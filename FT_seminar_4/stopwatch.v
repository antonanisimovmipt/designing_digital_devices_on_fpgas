==> flow/design.v <==
module seven_segment_display (
    input [3:0] hex,     
    output [6:0] s_seg      
);
    assign s_seg = 
            (hex == 4'h0) ? ~7'b011_1111 :  
            (hex == 4'h1) ? ~7'b000_0110 :
            (hex == 4'h2) ? ~7'b101_1011 :
            (hex == 4'h3) ? ~7'b100_1111 :
            (hex == 4'h4) ? ~7'b110_0110 :
            (hex == 4'h5) ? ~7'b110_1101 :
            (hex == 4'h6) ? ~7'b111_1101 :
            (hex == 4'h7) ? ~7'b000_0111 :
            (hex == 4'h8) ? ~7'b111_1111 :
            (hex == 4'h9) ? ~7'b110_1111 :
            (hex == 4'hA) ? ~7'b111_0111 :
            (hex == 4'hB) ? ~7'b111_1100 :
            (hex == 4'hC) ? ~7'b011_1001 :
            (hex == 4'hD) ? ~7'b101_1110 :
            (hex == 4'hE) ? ~7'b111_1001 :
            (hex == 4'hF) ? ~7'b111_0001 : ~7'b111_1111;
endmodule
module stopwatch (
    input wire clk,            
    input wire reset,           
    input wire start_stop,     
    output wire [6:0] hex1,     
    output wire [6:0] hex2,     
    output wire [6:0] hex3      
);
    parameter CLK_FREQ_HZ = 50000000;
    parameter TENTH_SEC_TICKS = CLK_FREQ_HZ / 10;
    reg [22:0] tick_counter = 0;  
    reg [3:0] sec_tenths = 0;    
    reg [3:0] sec_units = 0;     
    reg [3:0] sec_tens = 0;      
    reg running = 0;            
    reg start_stop_prev = 0;     
    always @(posedge clk) begin
        if (!reset) begin
            running <= 0; 
        end else if (start_stop && !start_stop_prev) begin
            running <= ~running; 
        end
        start_stop_prev <= start_stop; 
    end
    always @(posedge clk) begin
        if (!reset) begin
            tick_counter <= 0;
            sec_tenths <= 0;
            sec_units <= 0;
            sec_tens <= 0;
        end else if (running) begin
            if (tick_counter == TENTH_SEC_TICKS - 1) begin
                tick_counter <= 0;
                if (sec_tenths == 9) begin
                    sec_tenths <= 0;
                    if (sec_units == 9) begin
                        sec_units <= 0;
                        if (sec_tens == 9) begin
                            sec_tens <= 0;
                        end else begin
                            sec_tens <= sec_tens + 1;
                        end
                    end else begin
                        sec_units <= sec_units + 1;
                    end
                end else begin
                    sec_tenths <= sec_tenths + 1;
                end
            end else begin
                tick_counter <= tick_counter + 1;
            end
        end
    end
    seven_segment_display disp_sec_tenths (.hex(sec_tenths), .s_seg(hex1));
    seven_segment_display disp_sec_units (.hex(sec_units), .s_seg(hex2));
    seven_segment_display disp_sec_tens (.hex(sec_tens), .s_seg(hex3));
endmodule
# == Tool chain data of stopwatch ==
# Tool output for the design above, in the order of the flow.
# Lines are those of the file above, counted from 1.
# Operators carry their Yosys type and port widths (W data, S select, Z words).
# Library cell names are shortened.
# The mark -- stands for no value.
# setup
top_module,stopwatch
clock,clk
library,sky130hd
pvt_corner,tt_025C_1v80

# == Elaborated design ==
# Yosys after proc, flatten, opt, wreduce and memory -nomap, before mapping. Enables and synchronous resets that opt folds into registers are not counted as muxes. Memory bits, and registers merged into a memory's read port (data or address), are not among the register bits. Print and check cells are not counted. Equal cells are merged and count once.
# word_totals
reg_bits,37
in_bits,3
# classes
addsub,4
n_eq,46
n_mux,52
n_logic,1
reduce_logical,8
# op_table
cell,n
$mux W7,45
$eq A4 B4 Y1 const B,24
$eq A4 B3 Y1 const B,12
$eq A4 B2 Y1 const B,6
$mux W4,6
$add A23 B1 Y23 const B,1
$eq A23 B23 Y1 const B,1
$mux W23,1
$add A4 B1 Y4 const B,3
$eq A4 B1 Y1 const B,3
$logic_not A4 Y1,3
$reduce_and A4 Y1,1
$reduce_and A3 Y1,1
$reduce_and A2 Y1,1
$logic_and A1 B1 Y1,1
$not A1 Y1,1
$logic_not A1 Y1,1

# == Longest topological paths ==
# Longest topological path by Yosys (ltp), each cell counted once; first at word level (registers and memories cut), then after technology mapping (sequential cells cut; the memories' decode and read muxes count).
# depth
word_depth,17
abc_area,0
ltp_mapped,7

# == Netlist ==
# The flow's flattened synthesis, as Yosys stat reports it; memories are mapped. The netlist is that of the ABC_AREA named above (0 if unset); the other value can give another one.
# mapped
mapped_cells,303
yosys_area_um2,2290.9
flip_flops,37
buf_cells,20
# types
type,n,area_total_um2
dfxtp_1,37,740.71
nor2_1,57,213.955
xor2_1,16,140.134
nand2_1,31,116.362
xnor2_1,13,113.859
nand4_1,13,81.328
o21ai_0,16,80.077
clkbuf_1,16,60.058
mux2i_1,6,60.058
nand2b_1,7,43.792
nor2b_1,7,43.792
nor3_1,8,40.038
nand3_1,7,35.034
mux2_2,3,33.782
nor4_1,5,31.28
a21oi_1,6,30.029
o31ai_1,4,30.029
a22o_1,3,26.275
# Other cell types: 29; their cells: 48.
# By module: a second synthesis without flattening, with its own total; a netlist apart from the flattened one above.
# hier_totals
hier_cells,301
hier_area_um2,2488.6
# Each row is one instance without its submodules.
# modules
module,instances,cells,area_um2
stopwatch,1,211,1861.8
seven_segment_display,3,30,209.0

# == Path before layout ==
# OpenSTA on the mapped netlist: ideal clock, no wires. The path of least setup slack (recovery checks aside). Input and output delay are each 20% of the period. Register names are those of the netlist, which keeps one name where synthesis merged equal registers.
# synth_timing
kind,register -> register
startpoint,register tick_counter[14]
endpoint,register sec_tens[3]
clock_period_ns,2.54
t_first_pin_ns,0.000
arrival_time_ns,2.020
required_time_ns,2.413
path_slack_ns,0.393
delay_ns,2.147
path_stages,6
path_buffers,0
synth_period_reached_ns,2.147
# "delay_ns" = arrival - input delay + setup time.
# "path_stages" counts driving pins, that of a launching flip-flop among them; a cell with two outputs on the path counts twice.
# "synth_period_reached_ns" is the clock period less the worst setup slack; recovery checks do not enter. This is arithmetic on one report: input and output delays are still those of the set period (20% each).
# Between the ends stands the longest chain of elaborated cells between them, by number of cells; it is not shown to be the way that was timed. Of several equally long chains one is given.
# A line is the first line of the expression or statement that the cell stems from. Yosys adds cells for indexed reads and writes and turns some case tables into memories.
# A register here has more assigning lines than the two given.
# synth_between
cell_sequence,dfxtp_1 or4b_4 or4_4 nor4_4 nor2_1 or3_1
elab_chain_len,2
cone_cells,2
lines_between,1
cone_classes,1 x eq/ne; 1 x reduce/logical
# synth_rtl
element,line,text
from (decl),33,reg [22:0] tick_counter = 0;
from (assign),49,tick_counter <= 0;
from (assign),72,tick_counter <= tick_counter + 1;
$eq A23 B23 Y1,54,if (tick_counter == TENTH_SEC_TICKS - 1) begin
$reduce_and A4 Y1,--,
to (assign),52,sec_tens <= 0;
to (assign),63,sec_tens <= sec_tens + 1;
to (decl),36,reg [3:0] sec_tens = 0;

# == Timing after layout ==
# Path of least setup slack in the final report of flow run A (OpenROAD, finished layout, wires in). Where an end is a register, its clock arrival counts in the times.
# layout_timing
kind,register -> register
startpoint,register tick_counter[16]
endpoint,register sec_tenths[2]
clock_period_ns,2.13
t_first_pin_ns,0.28
arrival_time_ns,2.30
required_time_ns,2.34
path_slack_ns,0.04
path_stages,10
path_buffers,4
# Between the ends stands the longest chain of elaborated cells between them, by number of cells; it is not shown to be the way that was timed. Of several equally long chains one is given.
# A register here has more assigning lines than the two given.
# layout_between
cell_sequence,dfxtp_2 or4b_4 buf_4 buf_6 buf_6 nor3_4 nand3_2 buf_6 or3_1 a21oi_1
elab_chain_len,2
cone_cells,2
lines_between,1
cone_classes,1 x eq/ne; 1 x reduce/logical
# layout_rtl
element,line,text
from (decl),33,reg [22:0] tick_counter = 0;
from (assign),49,tick_counter <= 0;
from (assign),72,tick_counter <= tick_counter + 1;
$eq A23 B23 Y1,54,if (tick_counter == TENTH_SEC_TICKS - 1) begin
$reduce_and A2 Y1,--,
to (assign),57,sec_tenths <= 0;
to (assign),69,sec_tenths <= sec_tenths + 1;
to (decl),34,reg [3:0] sec_tenths = 0;

# Stored flow runs of stopwatch (2 of them; Yosys, OpenROAD, sky130hd). They differ in their settings and are not a sequence. Constraints: input delay and output delay 20% of the set period each, output load 0.01 pF.
# By "timing.achieved_period_ns" is meant the clock period of the run minus its worst setup slack. This is arithmetic on one report: input and output delays are still those of the set period (20% each).
# "worst_path_time_ns" means the part of the period allowed to the worst setup path (the constraints hold back 20% at inputs and 20% at outputs) less its slack; where the path has registers, the arrival times of their clocks count too.
# "design_power_w" is the tool's figure for a default switching activity; nothing was simulated.
# Among the settings, n/a means not set for that run.
# Results: n/a = not shown.
name,flow run A,flow run B
period_ns,2.13,2.46
CORE_UTILIZATION,23,58
SETUP_SLACK_MARGIN,0.61,0.08
PLACE_DENSITY_LB_ADDON,0.14,0.2
CORE_ASPECT_RATIO,1.61,n/a
CELL_PAD_IN_SITES_DETAIL_PLACEMENT,1,1
TNS_END_PERCENT,55,95
GPL_ROUTABILITY_DRIVEN,0,n/a
CTS_CLUSTER_DIAMETER,347,352
CAP_MARGIN,15,20
SLEW_MARGIN,25,20
MAX_ROUTING_LAYER,met5,n/a
CORE_MARGIN,2,2
CELL_PAD_IN_SITES_GLOBAL_PLACEMENT,n/a,3
tns_ns,0.000,n/a
timing.achieved_period_ns,2.088,n/a
hold_ws_ns,0.514,n/a
post_route_stdcell_area_um2,3539.6,n/a
layout_utilization_pct,36.2,n/a
ys_area_um2,2290.9,n/a
fin_ws_ns,0.042,n/a
worst_path_time_ns,2.09,n/a
timing.worst_path_kind,register -> register,n/a
dieArea_um2,10797.6,n/a
design_power_w,0.001609,n/a
# Flow run B: not finished: placement ended with error FLW-0024
