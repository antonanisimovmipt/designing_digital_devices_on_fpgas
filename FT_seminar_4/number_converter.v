==> flow/design.v <==
module seven_segment_display (
    input [3:0] hex,     
    output [6:0] s_seg      
);
    assign s_seg = 
            (hex == 4'h0) ? ~7'b011_1111 :  
            (hex == 4'h1) ? ~7'b000_0110 :
            (hex == 4'h2) ? ~7'b101_1011 :
            (hex == 4'h3) ? ~7'b100_1111 :
            (hex == 4'h4) ? ~7'b110_0110 :
            (hex == 4'h5) ? ~7'b110_1101 :
            (hex == 4'h6) ? ~7'b111_1101 :
            (hex == 4'h7) ? ~7'b000_0111 :
            (hex == 4'h8) ? ~7'b111_1111 :
            (hex == 4'h9) ? ~7'b110_1111 :
            (hex == 4'hA) ? ~7'b111_0111 :
            (hex == 4'hB) ? ~7'b111_1100 :
            (hex == 4'hC) ? ~7'b011_1001 :
            (hex == 4'hD) ? ~7'b101_1110 :
            (hex == 4'hE) ? ~7'b111_1001 :
            (hex == 4'hF) ? ~7'b111_0001 : ~7'b111_1111;
endmodule
module number_converter (
    input wire clk,
    input wire reset, 
    input wire [7:0] switches,  
    input wire convert_button,   
    output reg [7:0] red_leds,   
    output reg overflow_flag,     
    output [6:0] HEX4,           
    output [6:0] HEX5,           
    output [6:0] HEX6,           
    output [6:0] HEX7            
);
    reg convert_r, convert_rr;      
    wire convert_pulse;             
    reg [3:0] hex_lower, hex_upper; 
    reg [3:0] dec_lower, dec_upper; 
    always @(posedge clk) begin
        if (!reset) begin
            red_leds <= 8'b0;
            overflow_flag <= 0;
            hex_lower <= 4'b0;
            hex_upper <= 4'b0;
            dec_lower <= 4'b0;
            dec_upper <= 4'b0;
        end else if (convert_pulse) begin
            red_leds <= switches;
            hex_lower <= switches[3:0];
            hex_upper <= switches[7:4];
            if (switches > 8'd99) begin
                overflow_flag <= 1;
                dec_lower <= 4'd9;
                dec_upper <= 4'd9;
            end else begin
                overflow_flag <= 0;
                dec_lower <= switches % 10;
                dec_upper <= (switches / 10) % 10;
            end
        end
    end
    always @(posedge clk) begin
        convert_r <= convert_button;
        convert_rr <= convert_r;
    end
    assign convert_pulse = !convert_rr && convert_r;
    seven_segment_display hex_display_lower (.hex(hex_lower), .s_seg(HEX4));
    seven_segment_display hex_display_upper (.hex(hex_upper), .s_seg(HEX5));
    seven_segment_display dec_display_lower (.hex(dec_lower), .s_seg(HEX6));
    seven_segment_display dec_display_upper (.hex(dec_upper), .s_seg(HEX7));
endmodule
[Reports on number_converter]
What the tools print for number_converter, step after step.
Line numbers count from 1 in the design file above.
Cell names lack the library's common part.
The mark -- stands for no value.
Set-up
  top: number_converter
  clock input: clk
  library: sky130hd
  timing corner: tt_025C_1v80

[Word-level counts]
Source: Yosys, flattened and elaborated, memories not mapped. Widths are those after wreduce; folded enables and synchronous resets count as part of the registers. Registers that Yosys merges into a memory's read port (data or address) are not register bits. Print and check cells do not count. Equal cells are merged and count once.
Operators by class
  divide/modulo/power cells: 3
  magnitude comparators: 1
  equal/unequal tests: 60
  muxes and demuxes: 67
  reductions and logical operators: 6
Operator list (count)
  two-way mux 7 bit: 60
  modulo 32 x 4 -> 32 bit with constant B: 1
  == test 4 bit with constant B: 32
  divider 8 x 4 -> 32 bit with constant B: 1
  modulo 8 x 4 -> 32 bit with constant B: 1
  == test 4 x 3 -> 1 bit with constant B: 16
  == test 4 x 2 -> 1 bit with constant B: 8
  two-way mux 4 bit: 6
  == test 4 x 1 -> 1 bit with constant B: 4
  zero test 4 bit: 4
  > comparator 8 x 7 -> 1 bit with constant B: 1
  logical AND 1 bit: 1
  zero test 1 bit: 1
  two-way mux 1 bit: 1
Storage and ports
  register bits after elaboration: 27
  bits of input ports: 11
  output and inout bits: 37
  cells after elaboration: 145

[Depth]
Depth = most cells in a row (Yosys ltp): at word level without a register or memory, in the mapped netlist without a sequential cell, where the memories' decode and read muxes count.
Logic depth
  depth in word-level cells: 17
  ABC_AREA: 0
  gate-level depth with buffers: 19
  gate-level depth less buffers: 17

[Synthesis result]
Yosys stat after the flow's synthesis: flattened, memories mapped to cells. It holds for the ABC_AREA given above (unset counts as 0); a run with the other value may have another netlist.
Mapped netlist
  mapped cells: 346
  mapped area: 2354.8 sq um
  area of sequential cells: 380.4 sq um
  mapped flip-flops: 19
  buffer cells: 31
Cells by type
  dfxtp_1: count 19, total area 380.365 sq um
  nand2_1: count 43, total area 161.405 sq um
  o21ai_0: count 31, total area 155.149 sq um
  a21oi_1: count 22, total area 110.106 sq um
  nor2_1: count 28, total area 105.101 sq um
  clkbuf_1: count 24, total area 90.086 sq um
  nor2b_1: count 13, total area 81.328 sq um
  mux2_2: count 7, total area 78.826 sq um
  ha_1: count 6, total area 75.072 sq um
  a21boi_0: count 9, total area 67.565 sq um
  inv_1: count 16, total area 60.058 sq um
  nor3b_1: count 8, total area 60.058 sq um
  nand3_1: count 11, total area 55.053 sq um
  nand2b_1: count 8, total area 50.048 sq um
  a31oi_1: count 7, total area 43.792 sq um
  and2_1: count 7, total area 43.792 sq um
  xnor2_1: count 5, total area 43.792 sq um
  xor2_1: count 4, total area 35.034 sq um
Not listed: further types 49, cells in them 78.
The figures by module come from a second, unflattened synthesis with its own total; it is not the netlist above.
Second synthesis, totals
  cells (unflattened synthesis): 323
  area total of the unflattened synthesis: 2377.3 sq um
Each row is one instance without its submodules.
By module
  number_converter: times used 1, cells 203, area 1541.5 sq um, sequential area 380.4 sq um
  seven_segment_display: times used 4, cells 30, area 209.0 sq um, sequential area 0.0 sq um

[Path before layout]
Path of least setup slack by OpenSTA after synthesis, without wires, with an ideal clock, recovery checks aside; 20% of the period is set as input and as output delay. Where synthesis merged equal registers, the netlist keeps one of their names.
Timing after synthesis
  path kind: in2reg
  from: in switches[5]
  to: reg dec_upper[3]
  period: 5520 ps
  external input delay: 1104 ps
  setup time: 70 ps
  launch time at the first pin: 1104 ps
  arrival: 4354 ps
  data required time: 5450 ps
  slack: 1096 ps
  delay of the path: 3320 ps
  stages on the path: 18
  path buffers: 1
  period reached after synthesis: 4424 ps
"delay of the path" = arrival - input delay + setup time.
"stages on the path" counts driving pins, that of a launching flip-flop among them; a cell with two outputs on the path counts twice.
"period reached after synthesis" = period - worst setup slack (recovery checks aside). The figure is calculated, with input and output delays left at 20% of the set period.
Between the ends stands the longest chain of elaborated cells between them, by number of cells; it is not shown to be the way that was timed. Of several equally long chains one is given.
Each line given opens the expression or statement behind the cell; cells for indexed reads and writes are added by Yosys, which also makes memories of some case tables.
At most two assigning lines are given for a register; there are more.
On the way, after synthesis
  path through: nor2_1 -> inv_1 -> ha_1 -> or4b_1 -> o311ai_1 -> a21oi_2 -> or2_1 -> buf_6 -> inv_8 -> xnor2_4 -> or4_1 -> a41o_1 -> nand3_1 -> a21boi_1 -> ha_1 -> o21a_1 -> o221ai_2 -> a21oi_1
  length of the longest elaborated chain: 3
  elaborated cells on any way between the ends: 4
  RTL lines with such cells: 2
  classes of those cells: div (2); compare (1); mux (1)
RTL lines, path after synthesis
  start, declared: RTL line 26  | input wire [7:0] switches,
  divider 8 x 4 -> 32 bit: RTL line 58  | dec_upper <= (switches / 10) % 10;
  modulo 32 x 4 -> 32 bit: RTL line 58
  two-way mux 4 bit: RTL line 51  | if (switches > 8'd99) begin
  end, assigned: RTL line 54  | dec_upper <= 4'd9;
  end, assigned: RTL line 58
  end, declared: RTL line 38  | reg [3:0] dec_lower, dec_upper;

[Timing after layout]
Path of least setup slack in the final report of flow run 2 (OpenROAD, finished layout, wires in). Where an end is a register, its clock arrival counts in the times.
The path's times are printed in steps of 10 ps; the period is the one set.
Timing after layout
  path kind: in2reg
  from: in switches[6]
  to: reg dec_upper[3]
  period: 6250 ps
  external input delay: 1250 ps
  setup time: 110 ps
  launch time at the first pin: 1250 ps
  arrival: 5370 ps
  data required time: 6390 ps
  slack: 1020 ps
  stages on the path: 18
  path buffers: 1
Between the ends stands the longest chain of elaborated cells between them, by number of cells; it is not shown to be the way that was timed. Of several equally long chains one is given.
At most two assigning lines are given for a register; there are more.
On the way, after layout
  path through: clkdlybuf4s50_1 -> nor2_1 -> inv_1 -> ha_1 -> and4bb_1 -> a221oi_1 -> o211ai_2 -> or2_1 -> inv_8 -> a311oi_4 -> and3_1 -> a41o_1 -> nand3_1 -> a21boi_1 -> ha_1 -> o21a_1 -> o221ai_2 -> a21oi_1
  length of the longest elaborated chain: 3
  elaborated cells on any way between the ends: 4
  RTL lines with such cells: 2
  classes of those cells: div (2); compare (1); mux (1)
RTL lines, path after layout
  start, declared: RTL line 26  | input wire [7:0] switches,
  divider 8 x 4 -> 32 bit: RTL line 58  | dec_upper <= (switches / 10) % 10;
  modulo 32 x 4 -> 32 bit: RTL line 58
  two-way mux 4 bit: RTL line 51  | if (switches > 8'd99) begin
  end, assigned: RTL line 54  | dec_upper <= 4'd9;
  end, assigned: RTL line 58
  end, declared: RTL line 38  | reg [3:0] dec_lower, dec_upper;

Add stored flow runs of number_converter

Flow measurements of number_converter on sky130hd: 2 stored runs with different settings, listed in no order. Input and output delays are each 20% of the period that was set; the output load is 0.01 pF.
"achieved clock period" = clock period - worst setup slack. The figure is calculated, with input and output delays left at 20% of the set period.
By "worst setup path time" is meant the share of the clock period that the worst setup path is allowed (20% is reserved at inputs, 20% at outputs), minus its slack. Clock arrival times at its registers enter into it.
"power": no workload was simulated; the value follows from the tool's default switching activity.
"worst setup path time" is known to 10 ps.

Flow run 1
==> flow/run.sh <==
#!/bin/bash
# the make line also repeats the synthesis and layout settings of config.mk as NAME=value (left out here)
make -C /OpenROAD-flow-scripts/flow DESIGN_CONFIG=/design/flow/config.mk WORK_HOME=/design/flow/orfs CLKGATE_MAP_FILE= finish
==> flow/config.mk <==
export PLATFORM = sky130hd
export DESIGN_NAME = number_converter
export DESIGN_NICKNAME = number_converter
export VERILOG_FILES = /design/flow/design.v
export SDC_FILE = /design/flow/constraint.sdc
export NUM_CORES = 4
export LEC_CHECK = 0
export CAP_MARGIN = 0
export CELL_PAD_IN_SITES_DETAIL_PLACEMENT = 1
export CELL_PAD_IN_SITES_GLOBAL_PLACEMENT = 1
export CORE_ASPECT_RATIO = 0.6
export CORE_MARGIN = 2
export CORE_UTILIZATION = 60
export GPL_TIMING_DRIVEN = 0
export MIN_ROUTING_LAYER = met2
export PLACE_DENSITY_LB_ADDON = 0.15
export SETUP_SLACK_MARGIN = 0.78
export SLEW_MARGIN = 20
==> flow/constraint.sdc <==
create_clock -name core_clock -period 3.02 [get_ports {clk}]
set_input_delay 0.6040 -clock core_clock [delete_from_list [all_inputs] [get_ports {clk}]]
set_output_delay 0.6040 -clock core_clock [all_outputs]
set_load 0.01 [all_outputs]

==> results of flow run 1 <==
did not finish, placement stopped with FLW-0024

Flow run 2
==> flow/run.sh <==
#!/bin/bash
# the make line also repeats the synthesis and layout settings of config.mk as NAME=value (left out here)
make -C /OpenROAD-flow-scripts/flow DESIGN_CONFIG=/design/flow/config.mk WORK_HOME=/design/flow/orfs CLKGATE_MAP_FILE= finish
==> flow/config.mk <==
export PLATFORM = sky130hd
export DESIGN_NAME = number_converter
export DESIGN_NICKNAME = number_converter
export VERILOG_FILES = /design/flow/design.v
export SDC_FILE = /design/flow/constraint.sdc
export NUM_CORES = 4
export LEC_CHECK = 0
export CAP_MARGIN = 20
export CORE_MARGIN = 2
export CORE_UTILIZATION = 40
export SLEW_MARGIN = 20
==> flow/constraint.sdc <==
create_clock -name core_clock -period 6.25 [get_ports {clk}]
set_input_delay 1.2500 -clock core_clock [delete_from_list [all_inputs] [get_ports {clk}]]
set_output_delay 1.2500 -clock core_clock [all_outputs]
set_load 0.01 [all_outputs]

==> results of flow run 2 <==
chip area after synthesis (Yosys): 2354.8 sq um
die area: 6516.5 sq um
standard-cell area of the final layout: 2872.8 sq um
utilization: 51.2%
worst setup slack after layout: 1024 ps
total negative slack: 0 ps
worst hold slack: 363 ps
power: 0.4336 mW
achieved clock period: 5226 ps
worst setup path time: 3980 ps
worst setup path kind: in2reg
